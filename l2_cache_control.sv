==> flow/design.v <==
package lc3b_types;
typedef logic [15:0]	lc3b_word;
typedef logic [7:0]		lc3b_byte;
typedef logic [10:0]	lc3b_offset11;
typedef logic [8:0]		lc3b_offset9;
typedef logic [7:0]		lc3b_trapvect8;
typedef logic [5:0]		lc3b_offset6;
typedef logic [4:0]		lc3b_imm5;
typedef logic [3:0]		lc3b_imm4;
typedef logic [2:0]		lc3b_reg;
typedef logic [2:0]		lc3b_nzp;
typedef logic [1:0]		lc3b_mem_wmask;
typedef logic [15:0]	lc3b_c_addr;
typedef logic [127:0]	lc3b_c_line;
typedef logic [7:0]		lc3b_c_tag;
typedef logic [3:0]		lc3b_c_index;
typedef logic [2:0]		lc3b_c_offset;
typedef logic [15:0]	lc3b_c2_addr;
typedef logic [255:0]	lc3b_c2_line;
typedef logic [4:0]		lc3b_c2_tag;
typedef logic [5:0]		lc3b_c2_index;
typedef logic 			lc3b_c2_offset;
typedef enum bit [3:0] {
    op_add  = 4'b0001,
    op_and  = 4'b0101,
    op_br   = 4'b0000,
    op_jmp  = 4'b1100,    
    op_jsr  = 4'b0100,    
    op_ldb  = 4'b0010,
    op_ldi  = 4'b1010,
    op_ldr  = 4'b0110,
    op_lea  = 4'b1110,
    op_not  = 4'b1001,
    op_rti  = 4'b1000,		 
    op_shf  = 4'b1101,
    op_stb  = 4'b0011,
    op_sti  = 4'b1011,
    op_str  = 4'b0111,
    op_trap = 4'b1111
} lc3b_opcode;
typedef enum bit [3:0] {
    alu_add,
    alu_and,
    alu_not,
    alu_pass,
    alu_sll,
    alu_srl,
    alu_sra
} lc3b_aluop;
typedef struct packed {
	lc3b_opcode opcode;
	lc3b_aluop aluop;
	logic load_cc;
	logic load_regfile;
	logic storemux_sel;
	logic destmux_sel;
	logic offset6mux_sel;
	logic adj_9_11_sel;
	logic sr2_out_mux_sel;
	logic sr2mux_sel;
	logic [1:0] dmdrmux_sel;
	logic dmdr_zhlb_mux_sel;
	logic [1:0] alumux_sel;
	logic [1:0] pcmux_sel;
	logic [1:0] regfilemux_sel;
	logic [1:0] dmarmux_sel;
	logic is_uncond_control;
} lc3b_control_word;
endpackage : lc3b_types
import lc3b_types::*;
module l2_cache_control
(
    input clk,
	input dirty0, dirty1, dirty2, dirty3,
	input hit0, hit1, hit2, hit3,
	input [1:0] lru,
	output logic data_in_mux_sel,
	output logic [2:0] pmem_address_mux_sel,
	output logic load_pmem_wdata,
	output logic lru_w,
	output logic dirty0_w, valid0_w, tag0_w, data0_w,
	output logic dirty1_w, valid1_w, tag1_w, data1_w,
	output logic dirty2_w, valid2_w, tag2_w, data2_w,
	output logic dirty3_w, valid3_w, tag3_w, data3_w,
	input mem_read, mem_write,
	output logic mem_resp,
	input pmem_resp,
	output logic pmem_write, pmem_read,
	output logic cache_hit, cache_miss
);
enum int unsigned {
	hit, write_back, replace
} state, next_state;
always_comb
begin : state_actions
	data_in_mux_sel = 1'b0;
	pmem_address_mux_sel = 3'b000;
	lru_w = 1'b0;
	dirty0_w = 1'b0;
	valid0_w = 1'b0;
	tag0_w = 1'b0;
	data0_w = 1'b0;
	dirty1_w = 1'b0;
	valid1_w = 1'b0;
	tag1_w = 1'b0;
	data1_w = 1'b0;
	dirty2_w = 1'b0;
	valid2_w = 1'b0;
	tag2_w = 1'b0;
	data2_w = 1'b0;
	dirty3_w = 1'b0;
	valid3_w = 1'b0;
	tag3_w = 1'b0;
	data3_w = 1'b0;
	mem_resp = 1'b0;
	pmem_write = 1'b0;
	pmem_read = 1'b0;
	load_pmem_wdata = 1'b0;
	cache_hit = 1'b0;
	case (state)
		hit: begin
			if ( mem_read == 1'b1 && (hit0 == 1'b1 || hit1 == 1'b1 || hit2 == 1'b1 || hit3 == 1'b1) )
				begin
					cache_hit = 1'b1;
					mem_resp = 1'b1;
					lru_w = 1'b1;
				end
			else if ( mem_write == 1'b1 && (hit0 == 1'b1 || hit1 == 1'b1 || hit2 == 1'b1 || hit3 == 1'b1) )
				begin
					cache_hit = 1'b1;
					mem_resp = 1'b1;
					lru_w = 1'b1;
					data_in_mux_sel = 1'b1;
					case ({hit0, hit1, hit2, hit3})
						4'b1000 : begin
							dirty0_w = 1'b1;
							valid0_w = 1'b1;
							tag0_w = 1'b1;
							data0_w = 1'b1;
						end
						4'b0100 : begin
							dirty1_w = 1'b1;
							valid1_w = 1'b1;
							tag1_w = 1'b1;
							data1_w = 1'b1;
						end
						4'b0010 : begin
							dirty2_w = 1'b1;
							valid2_w = 1'b1;
							tag2_w = 1'b1;
							data2_w = 1'b1;
						end
						4'b0001 : begin
							dirty3_w = 1'b1;
							valid3_w = 1'b1;
							tag3_w = 1'b1;
							data3_w = 1'b1;
						end
						default: begin
						end
					endcase
				end
		end
		write_back: begin
			if(mem_read != 1'b0 || mem_write != 1'b0)
			begin
				pmem_write = 1'b1;
				load_pmem_wdata = 1'b1;
				case (lru)
					2'b00 : begin
						pmem_address_mux_sel = 3'b001;
					end
					2'b01 : begin
						pmem_address_mux_sel = 3'b010;
					end
					2'b10 : begin
						pmem_address_mux_sel = 3'b011;
					end
					2'b11 : begin
						pmem_address_mux_sel = 3'b100;
					end
				endcase
			end
		end
		replace: begin
			if(mem_read != 1'b0 || mem_write != 1'b0) begin
				pmem_read = 1;	
				case (lru)
					2'b00 : begin
						if (pmem_resp == 1'b1) begin
							dirty0_w = 1'b1;
							valid0_w = 1'b1;
							tag0_w = 1'b1;
							data0_w = 1'b1;	 
						end
					end
					2'b01 : begin
						if (pmem_resp == 1'b1) begin
							dirty1_w = 1'b1;
							valid1_w = 1'b1;
							tag1_w = 1'b1;
							data1_w = 1'b1;	 
						end
					end
					2'b10 : begin
						if (pmem_resp == 1'b1) begin
							dirty2_w = 1'b1;
							valid2_w = 1'b1;
							tag2_w = 1'b1;
							data2_w = 1'b1;	 
						end
					end
					2'b11 : begin
						if (pmem_resp == 1'b1) begin
							dirty3_w = 1'b1;
							valid3_w = 1'b1;
							tag3_w = 1'b1;
							data3_w = 1'b1;	 
						end
					end				
				endcase
			end
		end
		default:  ;
	endcase
end
always_comb
begin : next_state_logic
	next_state = state;
	cache_miss = 1'b0;
    case (state)
		hit: begin
			if ( (hit0 == 1'b1 || hit1 == 1'b1 || hit2 == 1'b1 || hit3 == 1'b1) || (mem_write == 1'b0 && mem_read == 1'b0) )
			begin
				next_state = hit;
				cache_miss = 1'b0;
			end
			else
				begin
					cache_miss = 1'b1;
					if ( (lru == 2'b00 && dirty0 == 1'b1) || (lru == 2'b01 && dirty1 == 1'b1) || (lru == 2'b10 && dirty2 == 1'b1) || (lru == 2'b11 && dirty3 == 1'b1) )
						next_state = write_back;
					else
						next_state = replace;
				end
		end
		write_back: begin
			if(mem_write == 1'b0 && mem_read == 1'b0)
				next_state = hit;
			else if (pmem_resp == 1'b1)
				next_state = replace;
			else
				next_state = write_back;
		end
		replace: begin
			if(mem_write == 1'b0 && mem_read == 1'b0)
				next_state = hit;
			else if (pmem_resp == 1'b1)
				next_state = hit;
			else
				next_state = replace;
		end
		default: next_state = hit;
	endcase
end
always_ff @(posedge clk)
begin: next_state_assignment
    state <= next_state;
end
endmodule : l2_cache_control
**Reports on l2_cache_control**

The steps from the RTL of l2_cache_control to its reports follow in flow order.
Line numbers count from 1 in the design file above.
Operators carry their Yosys type and port widths (W data, S select, Z words).
Cell names lack the library's common part.
A cell with - has no value.

- Design top: l2_cache_control
- Clock: clk
- Library: sky130hd
- Library corner: tt_025C_1v80

**Word-level counts**

Yosys after proc, flatten, opt, wreduce and memory -nomap, before mapping. Enables and synchronous resets that opt folds into registers are not counted as muxes. Memory bits, and registers merged into a memory's read port (data or address), are not among the register bits. Print and check cells are not counted. Equal cells are merged and count once.

- Equality and inequality tests: 9
- Mux-type cells: 45
- Bitwise gates (word level): 2
- Reduce/logical cells: 21

Operator list:

| kind | count |
|---|---|
| $logic_not A32 Y1 | 1 |
| $mux W1 | 27 |
| $pmux W1 S2 | 8 |
| $reduce_or A3 Y1 | 4 |
| $pmux W3 S4 | 1 |
| $mux W2 | 6 |
| $logic_or A1 B1 Y1 | 8 |
| $logic_and A1 B1 Y1 | 7 |
| $eq A2 B2 Y1 const B | 3 |
| $pmux W2 S3 | 1 |
| $mux W3 | 2 |
| $eq A2 B1 Y1 const B | 2 |
| $eq A4 B1 Y1 const B | 1 |
| $eq A4 B2 Y1 const B | 1 |
| $eq A4 B3 Y1 const B | 1 |
| $eq A4 B4 Y1 const B | 1 |
| $not A1 Y1 | 2 |
| $logic_not A2 Y1 | 1 |

- Register bits after elaboration: 2
- Bits of input ports: 14
- Output and inout bits: 27
- Cells after elaboration: 78

**Logic depth**

Depth = most cells in a row (Yosys ltp): at word level without a register or memory, in the mapped netlist without a sequential cell, where the memories' decode and read muxes count.

- Depth after elaboration: 8
- ABC_AREA: 0
- Mapped depth: 5
- Gate-level depth less buffers: 5

**Synthesis result**

Source: synth_stat.txt of the flow (Yosys; design flattened, memories mapped). It holds for the ABC_AREA given above (unset counts as 0); a run with the other value may have another netlist.
The area totals of this step are shown rounded.

- Cells in the netlist: 59
- Cell area after synthesis: 470 µm²
- Sequential part of the area: 40.0 µm²
- Flip-flops: 2
- Buffers: 15

Cells by type:

| type | count | area in all (µm²) |
|---|---|---|
| buf_4 | 15 | 112.608 |
| ha_1 | 5 | 62.56 |
| a32o_2 | 4 | 45.043 |
| dfxtp_1 | 2 | 40.038 |
| a22o_1 | 3 | 26.275 |
| inv_1 | 6 | 22.522 |
| nor2_1 | 6 | 22.522 |
| nor3_2 | 2 | 20.019 |
| or4b_4 | 1 | 13.763 |
| and2_1 | 2 | 12.512 |
| nor4_2 | 1 | 12.512 |
| o21ai_0 | 2 | 10.01 |
| o2111ai_1 | 1 | 8.758 |
| a22oi_1 | 1 | 7.507 |
| nand3b_1 | 1 | 7.507 |
| nor3b_1 | 1 | 7.507 |
| o21a_1 | 1 | 7.507 |
| and3_1 | 1 | 6.256 |

Not listed: further types 4, cells in them 4.

**Worst setup path after synthesis**

Path of least setup slack by OpenSTA after synthesis, without wires, with an ideal clock, recovery checks aside; 20% of the period is set as input and as output delay. Where synthesis merged equal registers, the netlist keeps one of their names.

- Kind: flip-flop to output port
- From: register state[0]
- To: output port dirty0_w
- Clock period: 1,790 ps
- External output delay: 358 ps
- Time at the first pin: 0 ps
- Arrival: 1,400 ps
- Required time: 1,432 ps
- Slack: 32 ps
- Delay of the path: 1,400 ps
- Stages: 5
- Path buffers: 1
- Period reached after synthesis: 1,758 ps

"delay of the path" = arrival - input delay + setup time.
A path that ends at an output port has no setup time.
"stages" counts driving pins, that of a launching flip-flop among them; a cell with two outputs on the path counts twice.
"period reached after synthesis" = period - worst setup slack (recovery checks aside). The figure is calculated, with input and output delays left at 20% of the set period.
The rows between start and end are the longest chain of elaborated cells between them; the timing report does not say that the signal goes this way. Where chains are equally long, one stands for them.
Each line given opens the expression or statement behind the cell; cells for indexed reads and writes are added by Yosys, which also makes memories of some case tables.

- Cell sequence: dfxtp_1 -> or4b_4 -> nor3_2 -> a32o_2 -> buf_4
- Length of the longest elaborated chain: 2
- Elaborated cells on any way between the ends: 3
- Those cells by class: 1 x eq/ne; 1 x mux; 1 x reduce/logical

Ends and longest elaborated chain, post-synthesis:

| item | line | source |
|---|---|---|
| start, declared | 93 | `} state, next_state;` |
| start, assigned | 268 | `state <= next_state;` |
| $eq A2 B2 Y1 | 120 | `case (state)` |
| $pmux W1 S2 | 120 |  |
| end, declared | 81 | `output logic dirty0_w, valid0_w, tag0_w, data0_w,` |

Some nets on the timed path still bear RTL names; the line given drives or declares the net.

Named nets, post-synthesis:

| signal | line |
|---|---|
| data0_w | 120 |

**Timing after layout**

From the final timing report of record 2: the path of least setup slack in the routed layout; clock arrival at registers is part of the times.
The path's times are printed in steps of 10 ps; the period is the one set.

- Kind: input port to output port
- From: input port hit1
- To: output port cache_hit
- Clock period: 2,350 ps
- Input delay: 470 ps
- External output delay: 470 ps
- Time at the first pin: 470 ps
- Arrival: 1,810 ps
- Required time: 1,880 ps
- Slack: 70 ps
- Stages: 6
- Path buffers: 4

The rows between start and end are the longest chain of elaborated cells between them; the timing report does not say that the signal goes this way. Where chains are equally long, one stands for them.

- Cell sequence: clkdlybuf4s50_1 -> nor4_2 -> buf_4 -> nor4_1 -> buf_4 -> dlygate4sd2_1
- Length of the longest elaborated chain: 7
- Elaborated cells on any way between the ends: 8
- Those cells by class: 3 x mux; 5 x reduce/logical

Ends and longest elaborated chain, post-layout:

| item | line | source |
|---|---|---|
| start, declared | 75 | `input hit0, hit1, hit2, hit3,` |
| $logic_or A1 B1 Y1 x3 | 128 | `else if ( mem_write == 1'b1 && (hit0 == 1'b1 \|\| hit1 == 1'b1 \|\| hit2 == 1'b1 \|\| hit3 == 1'b1) )` |
| $logic_and A1 B1 Y1 | 128 |  |
| $mux W1 | 128 |  |
| $mux W1 | 122 | `if ( mem_read == 1'b1 && (hit0 == 1'b1 \|\| hit1 == 1'b1 \|\| hit2 == 1'b1 \|\| hit3 == 1'b1) )` |
| $mux W1 | 120 | `case (state)` |
| end, declared | 89 | `output logic cache_hit, cache_miss` |

Appendix: measured runs

Record of 2 stored runs of the RTL-to-layout flow on l2_cache_control, platform sky130hd. The runs are unordered. Constraints: input delay and output delay 20% of the set period each, output load 0.01 pF.
"achieved clock period": clock period set for the run, less the worst setup slack. It is reckoned from that one timing run; input and output delays stay at 20% of the period that was set.
"time of the worst setup path" means the part of the period allowed to the worst setup path (the constraints hold back 20% at inputs and 20% at outputs) less its slack; where the path has registers, the arrival times of their clocks count too.
"power consumption": no workload was simulated; the value follows from the tool's default switching activity.
"time of the worst setup path" is known to 10 ps.
Results are given in rounded form.
Settings: n/a = not set for that run.
A result given as n/a is not shown for that run.

| name | record 1 | record 2 |
|---|---|---|
| period_ns | 2.36 | 2.35 |
| CORE_UTILIZATION | 71 | 24 |
| SETUP_SLACK_MARGIN | 0.08 | n/a |
| GPL_ROUTABILITY_DRIVEN | 0 | 1 |
| CTS_CLUSTER_DIAMETER | 120 | n/a |
| SLEW_MARGIN | 35 | 40 |
| MAX_ROUTING_LAYER | met4 | n/a |
| CAP_MARGIN | 20 | 20 |
| CORE_MARGIN | 2 | 4 |
| PLACE_DENSITY | n/a | 0.7 |
| CORE_ASPECT_RATIO | n/a | 0.8 |
| CELL_PAD_IN_SITES_GLOBAL_PLACEMENT | n/a | 3 |
| CTS_CLUSTER_SIZE | n/a | 44 |
| MIN_ROUTING_LAYER | n/a | met2 |
| synthesized cell area (µm²) | n/a | 470 |
| die size (µm²) | n/a | 2,740 |
| area of the standard cells in the finished layout (µm²) | n/a | 931 |
| final design utilization (%) | n/a | 49.7 |
| worst slack on setup checks (ps) | n/a | 71 |
| sum of negative setup slack (ps) | n/a | 0 |
| worst hold slack (ps) | n/a | 611 |
| power consumption (uW) | n/a | 227 |
| achieved clock period (ps) | n/a | 2,279 |
| time of the worst setup path (ps) | n/a | 1,340 |
| type of the worst setup path | n/a | input port to output port |

Record 1: no results, floorplanning failed with PDN-0185
